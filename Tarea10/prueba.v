==> flow/design.v <==
module prueba (
    input [3:0] a,b,c,d,
    input clk,
    output reg [7:0] salida
);
    reg [3:0] A,B,C,D;
    reg [7:0] mult1,mult2 ;
    reg [7:0] suma;
    always @(posedge clk) begin
        A<=a;
        B<=b;
        C<=c;
        D<=d;
        mult1=A*B;    
        mult2=C*D;
        suma=mult1+mult2;
        salida<=suma;
    end 
endmodule
Tool chain data of prueba
What the tools print for prueba, step after step.
Lines are those of the file above, counted from 1.
Cell names lack the library's common part.
{"block": "inputs", "top": "prueba", "clock": "clk", "cell_library": "sky130hd", "lib_corner": "tt_025C_1v80"}

Elaborated design
Source: Yosys, flattened and elaborated, memories not mapped. Widths are those after wreduce; folded enables and synchronous resets count as part of the registers. Registers that Yosys merges into a memory's read port (data or address) are not register bits. Print and check cells do not count. Equal cells are merged and count once.
{"block": "classes", "shift": 0, "logic": 0, "multipliers": 2, "cmp": 0, "div": 0, "n_reduce_logical": 0, "n_mux": 0, "add_sub_neg": 1, "equal": 0}
{"block": "ops", "cell": "multiplier 4 x 4 -> 8 bit", "count": 2}
{"block": "ops", "cell": "adder 8 bit", "count": 1}
{"block": "word_totals", "clocked_rd_ports_x_width": 0, "mem_bits_ro": 0, "ramBits": 0, "inputBits": 17, "reg_bits": 24, "out_inout_bits": 8, "n_memories": 0, "latchBits": 0}

Longest topological paths
Longest topological path by Yosys (ltp), each cell counted once; first at word level (registers and memories cut), then after technology mapping (sequential cells cut; the memories' decode and read muxes count).
{"block": "logic_depth", "word_depth": 2, "abc_area": 0, "ltp_mapped": 14, "mapped_depth_nobuf": 14}

Synthesis result
Yosys stat after the flow's synthesis: flattened, memories mapped to cells. It holds for the ABC_AREA given above (unset counts as 0); a run with the other value may have another netlist.
The area totals of this step are shown rounded.
{"block": "mapped", "area_um2": 1500, "ffs": 24, "seqArea_um2": 480, "buf_cells": 0, "mapped_cells": 144}
{"block": "by_type", "cell_type": "dfxtp_1", "count": 24}
{"block": "by_type", "cell_type": "fa_1", "count": 18}
{"block": "by_type", "cell_type": "ha_1", "count": 19}
{"block": "by_type", "cell_type": "inv_1", "count": 37}
{"block": "by_type", "cell_type": "and2_1", "count": 22}
{"block": "by_type", "cell_type": "xnor2_1", "count": 6}
{"block": "by_type", "cell_type": "nand2_1", "count": 10}
{"block": "by_type", "cell_type": "a211oi_2", "count": 1}
{"block": "by_type", "cell_type": "a21oi_1", "count": 2}
{"block": "by_type", "cell_type": "a21o_2", "count": 1}
{"block": "by_type", "cell_type": "a21oi_2", "count": 1}
{"block": "by_type", "cell_type": "a21o_1", "count": 1}
{"block": "by_type", "cell_type": "o21bai_1", "count": 1}
{"block": "by_type", "cell_type": "o21ai_0", "count": 1}

Timing after synthesis
Path of least setup slack by OpenSTA after synthesis, without wires, with an ideal clock, recovery checks aside; 20% of the period is set as input and as output delay. Where synthesis merged equal registers, the netlist keeps one of their names.
{"block": "synth_path", "path_kind": "reg-to-reg", "from": "register D[3]", "to": "register salida[7]", "setup_ns": 0.118, "tclk_ns": 7.81, "t_arrival_ns": 3.504, "setup_slack_ns": 4.187, "path_stages": 14, "path_delay_ns": 3.622, "t_first_pin_ns": 0.000, "n_path_buf": 0, "period_less_setup_slack_ns": 3.623}
"path_delay_ns" is the arrival time less input delay plus setup time.
"path_stages": output pins that drive a net of the path, with the launching flip-flop's if there is one; two outputs of one cell count as two.
"period_less_setup_slack_ns" = period - worst setup slack (recovery checks aside). The figure is calculated, with input and output delays left at 20% of the set period.
The rows between start and end are the longest chain of elaborated cells between them; the timing report does not say that the signal goes this way. Where chains are equally long, one stands for them.
A line is the first line of the expression or statement that the cell stems from. Yosys adds cells for indexed reads and writes and turns some case tables into memories.
{"block": "synth_via", "path_cell_list": "dfxtp_1 nand2_1 fa_1 fa_1 inv_1 fa_1 inv_1 fa_1 inv_1 ha_1 a211oi_2 o21bai_1 a21oi_2 xnor2_1", "elab_chain_len": 2, "cells_between": 2, "cone_lines": 2, "cone_classes": "add/sub: 1; mul: 1"}
{"block": "synth_lines", "element": "from (decl)", "line": 6, "text": "reg [3:0] A,B,C,D;"}
{"block": "synth_lines", "element": "from (assign)", "line": 13, "text": "D<=d;"}
{"block": "synth_lines", "element": "multiplier 4 x 4 -> 8 bit", "line": 15, "text": "mult2=C*D;"}
{"block": "synth_lines", "element": "adder 8 bit", "line": 16, "text": "suma=mult1+mult2;"}
{"block": "synth_lines", "element": "to (assign)", "line": 17, "text": "salida<=suma;"}
{"block": "synth_lines", "element": "to (decl)", "line": 4, "text": "output reg [7:0] salida"}

Path in the finished layout
Path of least setup slack in the final report of run A (OpenROAD, finished layout, wires in). Where an end is a register, its clock arrival counts in the times.
{"block": "layout_path", "path_kind": "reg-to-reg", "from": "register C[3]", "to": "register salida[7]", "setup_ns": 0.07, "t_arrival_ns": 3.66, "setup_slack_ns": 0.47, "t_first_pin_ns": 0.27, "n_path_buf": 0, "path_stages": 13, "tclk_ns": 3.93}
The rows between start and end are the longest chain of elaborated cells between them; the timing report does not say that the signal goes this way. Where chains are equally long, one stands for them.
{"block": "layout_via", "path_cell_list": "dfxtp_2 and2_1 fa_1 fa_1 fa_1 inv_1 fa_1 inv_2 ha_4 a211oi_2 o21bai_1 a21oi_2 xnor2_1", "elab_chain_len": 2, "cells_between": 2, "cone_lines": 2, "cone_classes": "add/sub: 1; mul: 1"}
{"block": "layout_lines", "element": "from (decl)", "line": 6, "text": "reg [3:0] A,B,C,D;"}
{"block": "layout_lines", "element": "from (assign)", "line": 12, "text": "C<=c;"}
{"block": "layout_lines", "element": "multiplier 4 x 4 -> 8 bit", "line": 15, "text": "mult2=C*D;"}
{"block": "layout_lines", "element": "adder 8 bit", "line": 16, "text": "suma=mult1+mult2;"}
{"block": "layout_lines", "element": "to (assign)", "line": 17, "text": "salida<=suma;"}
{"block": "layout_lines", "element": "to (decl)", "line": 4, "text": "output reg [7:0] salida"}

Design prueba on sky130hd. What follows are 2 stored runs of the flow, each under its own settings; their order means nothing. The constraints put input and output delay at 20% of the set period each and load the outputs with 0.01 pF.
By "achievedPeriod_ns" is meant the clock period of the run minus its worst setup slack. This is arithmetic on one report: input and output delays are still those of the set period (20% each).
By "worst_setup_path_time_ns" is meant the share of the clock period that the worst setup path is allowed (20% is reserved at inputs, 20% at outputs), minus its slack. Clock arrival times at its registers enter into it.
Values from the reports are rounded here.

{"run": "run A", "settings": { "period_ns": 3.93, "SETUP_SLACK_MARGIN": 0.36, "CAP_MARGIN": 20, "CORE_MARGIN": 2, "CORE_UTILIZATION": 40, "SLEW_MARGIN": 20 }, "results": { "final_util_pct": 55, "worstSetupSlack_ns": 0.47, "achievedPeriod_ns": 3.461, "tns_ns": 0.000, "holdWs_ns": 0.62, "worst_setup_path_time_ns": 3.46, "worst_path_kind": "reg-to-reg", "yosys.chip_area_um2": 1500, "design_die_area_um2": 4300 }}
{"run": "run B", "settings": { "period_ns": 2.41, "CORE_UTILIZATION": 62, "SETUP_SLACK_MARGIN": -0.23, "PLACE_DENSITY_LB_ADDON": 0.04, "ABC_AREA": 0, "CTS_CLUSTER_DIAMETER": 230, "CAP_MARGIN": 0, "SLEW_MARGIN": 0, "CORE_MARGIN": 2 }, "results": { "yosys.chip_area_um2": 1500, "tns_ns": -4.7, "worst_setup_path_time_ns": 3.46, "worst_path_kind": "reg-to-reg", "achievedPeriod_ns": 3.459, "design_die_area_um2": 2800, "final_util_pct": 88, "holdWs_ns": 0.57, "worstSetupSlack_ns": -1.0 }}
